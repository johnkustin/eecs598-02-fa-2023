==> flow/design.v <==
module SRAM_128_12 (A,CE,WEB,OEB,CSB,I,O);
input 				CE;
input 				WEB;
input 				OEB;
input 				CSB;
input 	[6:0] 		A;
input 	[11:0] 	I;
output 	[11:0] 	O;
reg    	[11:0]   	memory[127:0];
reg  	[11:0]	data_out1;
reg 	[11:0] 	O;
wire 				RE;
wire 				WE;
and u1 (RE, ~CSB,  WEB);
and u2 (WE, ~CSB, ~WEB);
always @ (posedge CE) 
	if (RE)
		data_out1 = memory[A];
	else 
	   if (WE)
		memory[A] = I;
always @ (data_out1 or OEB)
	if (!OEB) 
		O = data_out1;
	else
		O =  12'bz;
endmodule
* Step by step through the tools: SRAM_128_12
Tool output for the design above, in the order of the flow.
Line numbers count from 1 in the design file above.
Operators: Yosys type, input widths -> output width; for muxes data width and select width s.
Cell names lack the library's common part.
The mark -- stands for no value.
- Design top :: SRAM_128_12
- Clock input :: CE
- Library :: sky130hd
- Library corner :: tt_025C_1v80

* After elaboration
Source: Yosys, flattened and elaborated, memories not mapped. Widths are those after wreduce; folded enables and synchronous resets count as part of the registers. Registers that Yosys merges into a memory's read port (data or address) are not register bits. Print and check cells do not count. Equal cells are merged and count once.
Yosys's memory passes give these memory sizes; they may raise the number of words (mostly to a power of two), join words into wider ones and drop unused or constant bits.
- Multiplexer cells :: 7
- Bitwise operators :: 4
** Operator list (number)
- $mux 12 :: 3
- $mux 7 :: 2
- $and 1x1->1 :: 2
- $not 1->1 :: 2
- $mux 1 :: 2
- Register bits :: 0
- Memory bits (writable) :: 1536
- Clocked read ports x word width :: 12
- Memories kept :: 1
- Input bits :: 23
- Output and inout bits :: 12
- Word-level cells :: 12
** Memory list
- memory :: words 128, bits a word 12, read ports 1, wr ports 1, RTL line 9 : reg [11:0] memory[127:0];

* Depth
Depth = most cells in a row (Yosys ltp): at word level without a register or memory, in the mapped netlist without a sequential cell, where the memories' decode and read muxes count.
- Word-level depth :: 4
- ABC_AREA :: 0
- Mapped depth :: 12

* Netlist
Source: synth_stat.txt of the flow (Yosys; design flattened, memories mapped). It holds for the ABC_AREA given above (unset counts as 0); a run with the other value may have another netlist.
** Cell types
- edfxtp_1 :: number 1548, area in all 4.65E+04 um^2
- a221oi_1 :: number 243, area in all 2.13E+03 um^2
- a22oi_1 :: number 244, area in all 1.83E+03 um^2
- mux2_2 :: number 123, area in all 1.39E+03 um^2
- a21oi_1 :: number 227, area in all 1136.09 um^2
- nor2_1 :: number 245, area in all 919.632 um^2
- mux4_2 :: number 30, area in all 675.648 um^2
- o21ai_0 :: number 127, area in all 635.61 um^2
- buf_2 :: number 121, area in all 605.581 um^2
- mux2i_1 :: number 46, area in all 460.442 um^2
- nand2_1 :: number 119, area in all 446.678 um^2
- o22ai_1 :: number 60, area in all 375.36 um^2
- o221ai_1 :: number 37, area in all 324.061 um^2
- clkbuf_1 :: number 82, area in all 307.795 um^2
- a221oi_2 :: number 16, area in all 240.23 um^2
- buf_4 :: number 30, area in all 225.216 um^2
- buf_6 :: number 17, area in all 191.434 um^2
- mux2_1 :: number 11, area in all 123.869 um^2
Other cell types: 45; their cells: 210.
- Cell count :: 3536
- Synthesis area :: 60030.1 um^2
- Sequential area :: 46484.6 um^2
- Mapped flip-flops :: 1548

* Path before layout
OpenSTA on the mapped netlist: ideal clock, no wires. The path of least setup slack (recovery checks aside). Input and output delay are each 20% of the period. Register names are those of the netlist, which keeps one name where synthesis merged equal registers.
- Path kind :: input port to flip-flop
- From :: input A[4]
- To :: memory memory[88][0]
- Period :: 5.42 ns
- Setup time :: 0.412 ns
- Time at the first pin :: 1.084 ns
- Arrival :: 3.294 ns
- Setup slack :: 1.713 ns
- Delay of the path :: 2.622 ns
- Stages :: 6
- Synthesis period reached :: 3.707 ns
"delay of the path" = arrival - input delay + setup time.
"stages": output pins that drive a net of the path, with the launching flip-flop's if there is one; two outputs of one cell count as two.
"synthesis period reached" is the clock period less the worst setup slack; recovery checks do not enter. This is arithmetic on one report: input and output delays are still those of the set period (20% each).
Between the ends stands the longest chain of elaborated cells between them, by number of cells; it is not shown to be the way that was timed. Of several equally long chains one is given.
Each line given opens the expression or statement behind the cell; cells for indexed reads and writes are added by Yosys, which also makes memories of some case tables.
- Cells stage by stage :: buf_2 clkinv_1 nor2_1 clkbuf_1 nand3_1 nor4_1
- Cells in the longest elaborated chain :: 2
- Elaborated cells on any way between the ends :: 2
- Classes of those cells :: mux: 2
** Ends and longest elaborated chain, post-synthesis
- start, declared :: RTL line 6 : input [6:0] A;
- $mux 7 :: RTL line 20 : if (WE)
- $mux 7 :: RTL line 17 : if (RE)
- end, declared :: RTL line 9 : reg [11:0] memory[127:0];

* Worst path after layout
From the final timing report of entry A: the path of least setup slack in the routed layout; clock arrival at registers is part of the times.
- Path kind :: input port to flip-flop
- From :: input A[4]
- To :: register data_out1[3]
- Period :: 3.39 ns
- Setup time :: 0.25 ns
- Time at the first pin :: 0.68 ns
- Arrival :: 3.46 ns
- Setup slack :: 0.45 ns
- Stages :: 12
- Cells stage by stage :: clkdlybuf4s50_1 buf_12 clkinv_1 nand2_2 buf_4 buf_4 o22ai_1 a21oi_1 o311ai_0 o22ai_1 buf_4 o21ai_1
** Ends and longest elaborated chain, after layout
- start, declared :: RTL line 6 : input [6:0] A;
- end, declared :: RTL line 10 : reg [11:0] data_out1;
No chain of elaborated cells between the ends is given.

Subject: flow runs of SRAM_128_12

Hi,

Module SRAM_128_12, platform sky130hd: 2 stored runs of the flow (Yosys, OpenROAD) with differing settings, in no particular order. Input and output delays are each 20% of the period that was set; the output load is 0.01 pF.
"reached clock period" means the clock period less the worst setup slack. The figure is calculated, with input and output delays left at 20% of the set period.
"time on the worst setup path": the worst setup path's part of the clock period (all of it between registers, 20% less for each end at a port) less its slack. A launch clock that arrives late makes it longer, a capture clock that arrives late makes it shorter.
"power consumption" is the tool's figure for a default switching activity; nothing was simulated.

* Entry A
** Files
==> flow/run.sh <==
#!/bin/bash
# the make line also repeats the synthesis and layout settings of config.mk as NAME=value (left out here)
make -C /OpenROAD-flow-scripts/flow DESIGN_CONFIG=/design/flow/config.mk WORK_HOME=/design/flow/orfs CLKGATE_MAP_FILE= finish
==> flow/config.mk <==
export PLATFORM = sky130hd
export DESIGN_NAME = SRAM_128_12
export DESIGN_NICKNAME = SRAM_128_12
export VERILOG_FILES = /design/flow/design.v
export SDC_FILE = /design/flow/constraint.sdc
export NUM_CORES = 4
export LEC_CHECK = 0
export CAP_MARGIN = 0
export CORE_ASPECT_RATIO = 0.87
export CORE_MARGIN = 2
export CORE_UTILIZATION = 31
export CTS_CLUSTER_DIAMETER = 50
export SLEW_MARGIN = 20
export TNS_END_PERCENT = 90
==> flow/constraint.sdc <==
create_clock -name core_clock -period 3.39 [get_ports {CE}]
set_input_delay 0.6780 -clock core_clock [delete_from_list [all_inputs] [get_ports {CE}]]
set_output_delay 0.6780 -clock core_clock [all_outputs]
set_load 0.01 [all_outputs]
** Results
- Utilization in the final report :: 0.379
- Standard-cell area after layout :: 72921.2 um^2
- Full die area :: 197189.0 um^2
- Post-route worst hold slack :: 0.215 ns
- Time on the worst setup path :: 2.26 ns
- Class of the worst setup path :: input port to flip-flop
- Worst setup slack after layout :: 0.455 ns
- Power consumption :: 41028 uW
- Setup total negative slack :: 0.000 ns
- Reached clock period :: 2.935 ns
- Netlist area reported by Yosys :: 60030.1 um^2

* Entry B
** Files
==> flow/run.sh <==
#!/bin/bash
# the make line also repeats the synthesis and layout settings of config.mk as NAME=value (left out here)
make -C /OpenROAD-flow-scripts/flow DESIGN_CONFIG=/design/flow/config.mk WORK_HOME=/design/flow/orfs CLKGATE_MAP_FILE= finish
==> flow/config.mk <==
export PLATFORM = sky130hd
export DESIGN_NAME = SRAM_128_12
export DESIGN_NICKNAME = SRAM_128_12
export VERILOG_FILES = /design/flow/design.v
export SDC_FILE = /design/flow/constraint.sdc
export NUM_CORES = 4
export LEC_CHECK = 0
export ABC_AREA = 1
export CAP_MARGIN = 15
export CELL_PAD_IN_SITES_GLOBAL_PLACEMENT = 2
export CORE_ASPECT_RATIO = 1.19
export CORE_MARGIN = 2
export CORE_UTILIZATION = 54
export GPL_TIMING_DRIVEN = 1
export MIN_ROUTING_LAYER = met1
export PLACE_DENSITY_LB_ADDON = 0.05
export SETUP_SLACK_MARGIN = 0.46
export SLEW_MARGIN = 35
==> flow/constraint.sdc <==
create_clock -name core_clock -period 2.13 [get_ports {CE}]
set_input_delay 0.4260 -clock core_clock [delete_from_list [all_inputs] [get_ports {CE}]]
set_output_delay 0.4260 -clock core_clock [all_outputs]
set_load 0.01 [all_outputs]
** Results
- Utilization in the final report :: 0.659
- Standard-cell area after layout :: 79590.1 um^2
- Full die area :: 124440.0 um^2
- Post-route worst hold slack :: 0.049 ns
- Time on the worst setup path :: 1.53 ns
- Class of the worst setup path :: flip-flop to output port
- Worst setup slack after layout :: 0.173 ns
- Power consumption :: 64986 uW
- Setup total negative slack :: 0.000 ns
- Reached clock period :: 1.957 ns
- Netlist area reported by Yosys :: 65676.7 um^2

Regards
