==> flow/design.v <==
module mod2 #(
    parameter IN_W = 19,  
    parameter OUT_W = 3  
    ) ( 
    input clock,
    input reset,
    input wire valid_in,
    input signed [IN_W-1:0] in,  
    output wire signed [OUT_W-1:0] out,  
    output wire signed [IN_W-1:0] out_scaled,
    output wire valid_out
);
reg signed [IN_W-1:0] inp, v_scaled;  
reg signed [IN_W:0] yy;  
reg signed [IN_W:0] e, reg1, reg2;  
reg signed [OUT_W-1:0] v;  
reg valid_internal;
localparam V_SCALING = (IN_W - OUT_W - 1 - 1);  
localparam signed YY_FS = 1 <<< V_SCALING;
always @(*) begin  
        yy = inp - (reg1 <<< 1) + reg2; 
        if (yy >= 0) begin
            if (yy >= YY_FS) v = 3'd3; 
            else v = 3'd1;  
        end   
        else begin  
            if (-yy >= YY_FS) v = $signed(-3'd3);
            else v = $signed(-3'd1);
        end  
        v_scaled = v <<< V_SCALING;  
        e = yy - v_scaled;
end
assign out = v;
assign out_scaled = v_scaled;
assign valid_out = valid_internal;
always @(posedge clock) begin
        if (reset) begin
            reg2 <= 0; reg1<= 0; inp <= 0; valid_internal <= 0;
        end
        else begin
            valid_internal <= valid_in;
            inp <= in;
            reg2 <= reg1; 
            reg1 <= -e;
        end
end
endmodule
Reports on mod2
The steps from the RTL of mod2 to its reports follow in flow order.
Lines are those of the file above, counted from 1.
Operators: Yosys type, input widths -> output width; for muxes data width and select width s.
Library cell names are shortened.
{"block": "inputs", "top": "mod2", "clock_port": "clock", "lib": "sky130hd", "pvt_corner": "tt_025C_1v80"}

After elaboration
Counts by Yosys on the flattened word-level netlist (proc, flatten, opt, wreduce; memories kept). Register bits leave out memories and registers merged into their read ports (data or address); mux counts leave out enables and synchronous resets folded into registers. Print and check cells are left out. Cells with the same type and inputs are merged into one.
{"block": "bits", "ff_bits": 60, "input_bits": 22, "word_cells": 15}
{"block": "classes", "mux": 3, "add_sub_neg": 5, "n_cmp": 3}
{"block": "op_table", "operator": "$neg 20->32", "count": 1}
{"block": "op_table", "operator": "$ge 32x16->1 const B", "count": 1}
{"block": "op_table", "operator": "$sub 19x20->20", "count": 1}
{"block": "op_table", "operator": "$ge 20x1->1 const B", "count": 1}
{"block": "op_table", "operator": "$ge 20x16->1 const B", "count": 1}
{"block": "op_table", "operator": "$sub 20x17->20", "count": 1}
{"block": "op_table", "operator": "$add 20x20->20", "count": 1}
{"block": "op_table", "operator": "$neg 20->20", "count": 1}
{"block": "op_table", "operator": "$mux 2", "count": 2}
{"block": "op_table", "operator": "$mux 3", "count": 1}

Depth
Depth = most cells in a row (Yosys ltp): at word level without a register or memory, in the mapped netlist without a sequential cell, where the memories' decode and read muxes count.
{"block": "logic_depth", "depth_word": 8, "ABC_AREA": 0, "ltp_mapped": 20, "depth_no_buf": 19}

After synthesis
Source: synth_stat.txt of the flow (Yosys; design flattened, memories mapped). It holds for the ABC_AREA given above (unset counts as 0); a run with the other value may have another netlist.
The area totals of this step are shown rounded.
{"block": "mapped", "flip_flops": 60, "mapped_area_um2": 4000, "seq_area_um2": 1200, "buf_cells": 31, "mapped_cells": 454}
{"block": "types", "cell": "dfxtp_1", "count": 60}
{"block": "types", "cell": "fa_1", "count": 18}
{"block": "types", "cell": "ha_1", "count": 25}
{"block": "types", "cell": "inv_1", "count": 77}
{"block": "types", "cell": "nor2b_1", "count": 43}
{"block": "types", "cell": "xnor2_1", "count": 19}
{"block": "types", "cell": "buf_4", "count": 20}
{"block": "types", "cell": "nor2_1", "count": 28}
{"block": "types", "cell": "a21oi_1", "count": 20}
{"block": "types", "cell": "xor2_1", "count": 9}
{"block": "types", "cell": "a21o_1", "count": 10}
{"block": "types", "cell": "nand2_1", "count": 16}
{"block": "types", "cell": "o21ai_0", "count": 9}
{"block": "types", "cell": "nor3_1", "count": 8}
{"block": "types", "cell": "and3_1", "count": 6}
{"block": "types", "cell": "clkbuf_1", "count": 10}
{"block": "types", "cell": "o21a_1", "count": 5}
{"block": "types", "cell": "nand3_1", "count": 6}
Not listed: further types 44, cells in them 65.

Path before layout
Source: OpenSTA report_checks on the synthesized netlist (no wires, ideal clock, input and output delay 20% of the period each), path of least setup slack; recovery checks are left aside. Register names are those of the netlist, which keeps one name where synthesis merged equal registers.
{"block": "synth_path", "path_kind": "reg-to-output", "from": "register inp[2]", "to": "output out_scaled[15]", "tclk_ns": 11.2, "delay_ns": 4.045, "path_buffers": 1, "path_slack_ns": 4.915, "required_time_ns": 8.960, "path_stages": 16, "arrival_ns": 4.045, "out_delay_ns": 2.240, "period_less_setup_slack_ns": 6.285}
"delay_ns" is the arrival time less input delay plus setup time.
At an output port there is no setup time.
"path_stages": output pins that drive a net of the path, with the launching flip-flop's if there is one; two outputs of one cell count as two.
"period_less_setup_slack_ns" is the clock period less the worst setup slack; recovery checks do not enter. This is arithmetic on one report: input and output delays are still those of the set period (20% each).
The rows between start and end are the longest chain of elaborated cells between them; the timing report does not say that the signal goes this way. Where chains are equally long, one stands for them.
Each line given opens the expression or statement behind the cell; cells for indexed reads and writes are added by Yosys, which also makes memories of some case tables.
{"block": "synth_between", "path_cell_list": "dfxtp_1 inv_1 fa_1 inv_1 ha_1 nor2b_4 o2111a_1 o31a_1 o41a_1 a221o_2 xnor2_4 nand3_2 or2_1 a311o_1 a2bb2oi_1 buf_4", "elab_chain_len": 6, "cells_between": 9, "cone_classes": "add/sub (3); compare (3); mux (3)"}
{"block": "synth_lines", "item": "from (decl)", "line": 13, "text": "reg signed [IN_W-1:0] inp, v_scaled;"}
{"block": "synth_lines", "item": "from (assign)", "line": 38, "text": "reg2 <= 0; reg1<= 0; inp <= 0; valid_internal <= 0;"}
{"block": "synth_lines", "item": "from (assign)", "line": 42, "text": "inp <= in;"}
{"block": "synth_lines", "item": "$sub 19x20->20", "line": 21, "text": "yy = inp - (reg1 <<< 1) + reg2;"}
{"block": "synth_lines", "item": "$add 20x20->20", "line": 21}
{"block": "synth_lines", "item": "$neg 20->32", "line": 27, "text": "if (-yy >= YY_FS) v = $signed(-3'd3);"}
{"block": "synth_lines", "item": "$ge 32x16->1", "line": 27}
{"block": "synth_lines", "item": "$mux 2", "line": 27}
{"block": "synth_lines", "item": "$mux 3", "line": 22, "text": "if (yy >= 0) begin"}
{"block": "synth_lines", "item": "to (decl)", "line": 10, "text": "output wire signed [IN_W-1:0] out_scaled,"}

Worst path after layout
From the final timing report of job 1: the path of least setup slack in the routed layout; clock arrival at registers is part of the times.
{"block": "layout_path", "path_kind": "reg-to-output", "from": "register inp[2]", "to": "output out_scaled[15]", "path_buffers": 2, "required_time_ns": 6.85, "arrival_ns": 4.28, "tclk_ns": 8.56, "path_slack_ns": 2.57, "out_delay_ns": 1.71, "path_stages": 17}
The rows between start and end are the longest chain of elaborated cells between them; the timing report does not say that the signal goes this way. Where chains are equally long, one stands for them.
{"block": "layout_between", "path_cell_list": "dfxtp_2 inv_2 fa_1 inv_2 ha_4 nor2b_4 o2111a_1 o31a_1 buf_4 a21oi_2 xnor2_2 or4b_4 or3_4 o21ai_1 a21oi_1 a2bb2oi_2 buf_2", "elab_chain_len": 6, "cells_between": 9, "cone_classes": "add/sub (3); compare (3); mux (3)"}
{"block": "layout_lines", "item": "from (decl)", "line": 13, "text": "reg signed [IN_W-1:0] inp, v_scaled;"}
{"block": "layout_lines", "item": "from (assign)", "line": 38, "text": "reg2 <= 0; reg1<= 0; inp <= 0; valid_internal <= 0;"}
{"block": "layout_lines", "item": "from (assign)", "line": 42, "text": "inp <= in;"}
{"block": "layout_lines", "item": "$sub 19x20->20", "line": 21, "text": "yy = inp - (reg1 <<< 1) + reg2;"}
{"block": "layout_lines", "item": "$add 20x20->20", "line": 21}
{"block": "layout_lines", "item": "$neg 20->32", "line": 27, "text": "if (-yy >= YY_FS) v = $signed(-3'd3);"}
{"block": "layout_lines", "item": "$ge 32x16->1", "line": 27}
{"block": "layout_lines", "item": "$mux 2", "line": 27}
{"block": "layout_lines", "item": "$mux 3", "line": 22, "text": "if (yy >= 0) begin"}
{"block": "layout_lines", "item": "to (decl)", "line": 10, "text": "output wire signed [IN_W-1:0] out_scaled,"}

--- measured runs ---
2 stored runs of mod2 in the flow (synthesis by Yosys, layout by OpenROAD, sky130hd cells), in arbitrary order. Constraints: input delay and output delay 20% of the set period each, output load 0.01 pF.
"period_reached_ns" means the clock period less the worst setup slack. The figure is calculated, with input and output delays left at 20% of the set period.
Measured values are rounded.

{"run": "job 1", "settings": { "period_ns": 8.56, "CORE_UTILIZATION": 34, "SETUP_SLACK_MARGIN": 2.5, "PLACE_DENSITY_LB_ADDON": 0.26, "HOLD_SLACK_MARGIN": -0.0, "CELL_PAD_IN_SITES_DETAIL_PLACEMENT": 1, "CTS_CLUSTER_SIZE": 22, "CTS_CLUSTER_DIAMETER": 95, "CAP_MARGIN": 5, "CORE_MARGIN": 2, "SLEW_MARGIN": 20 }, "results": { "synthArea_um2": 4000, "design_die_area_um2": 13000, "utilization_pct": 43, "setup_worst_slack_ns": 2.6, "fin_hold_ws_ns": 0.44, "period_reached_ns": 5.988 }}
{"run": "job 2", "settings": { "period_ns": 8.07, "CORE_UTILIZATION": 35, "SETUP_SLACK_MARGIN": -0.26, "PLACE_DENSITY_LB_ADDON": 0.21, "CELL_PAD_IN_SITES_DETAIL_PLACEMENT": 2, "ABC_AREA": 1, "CTS_CLUSTER_SIZE": 76, "CAP_MARGIN": 40, "SLEW_MARGIN": 5, "CORE_MARGIN": 2 }, "results": { "synthArea_um2": 4700, "design_die_area_um2": 14000, "utilization_pct": 41, "setup_worst_slack_ns": 2.1, "fin_hold_ws_ns": 0.41, "period_reached_ns": 6.002 }}
--- end ---
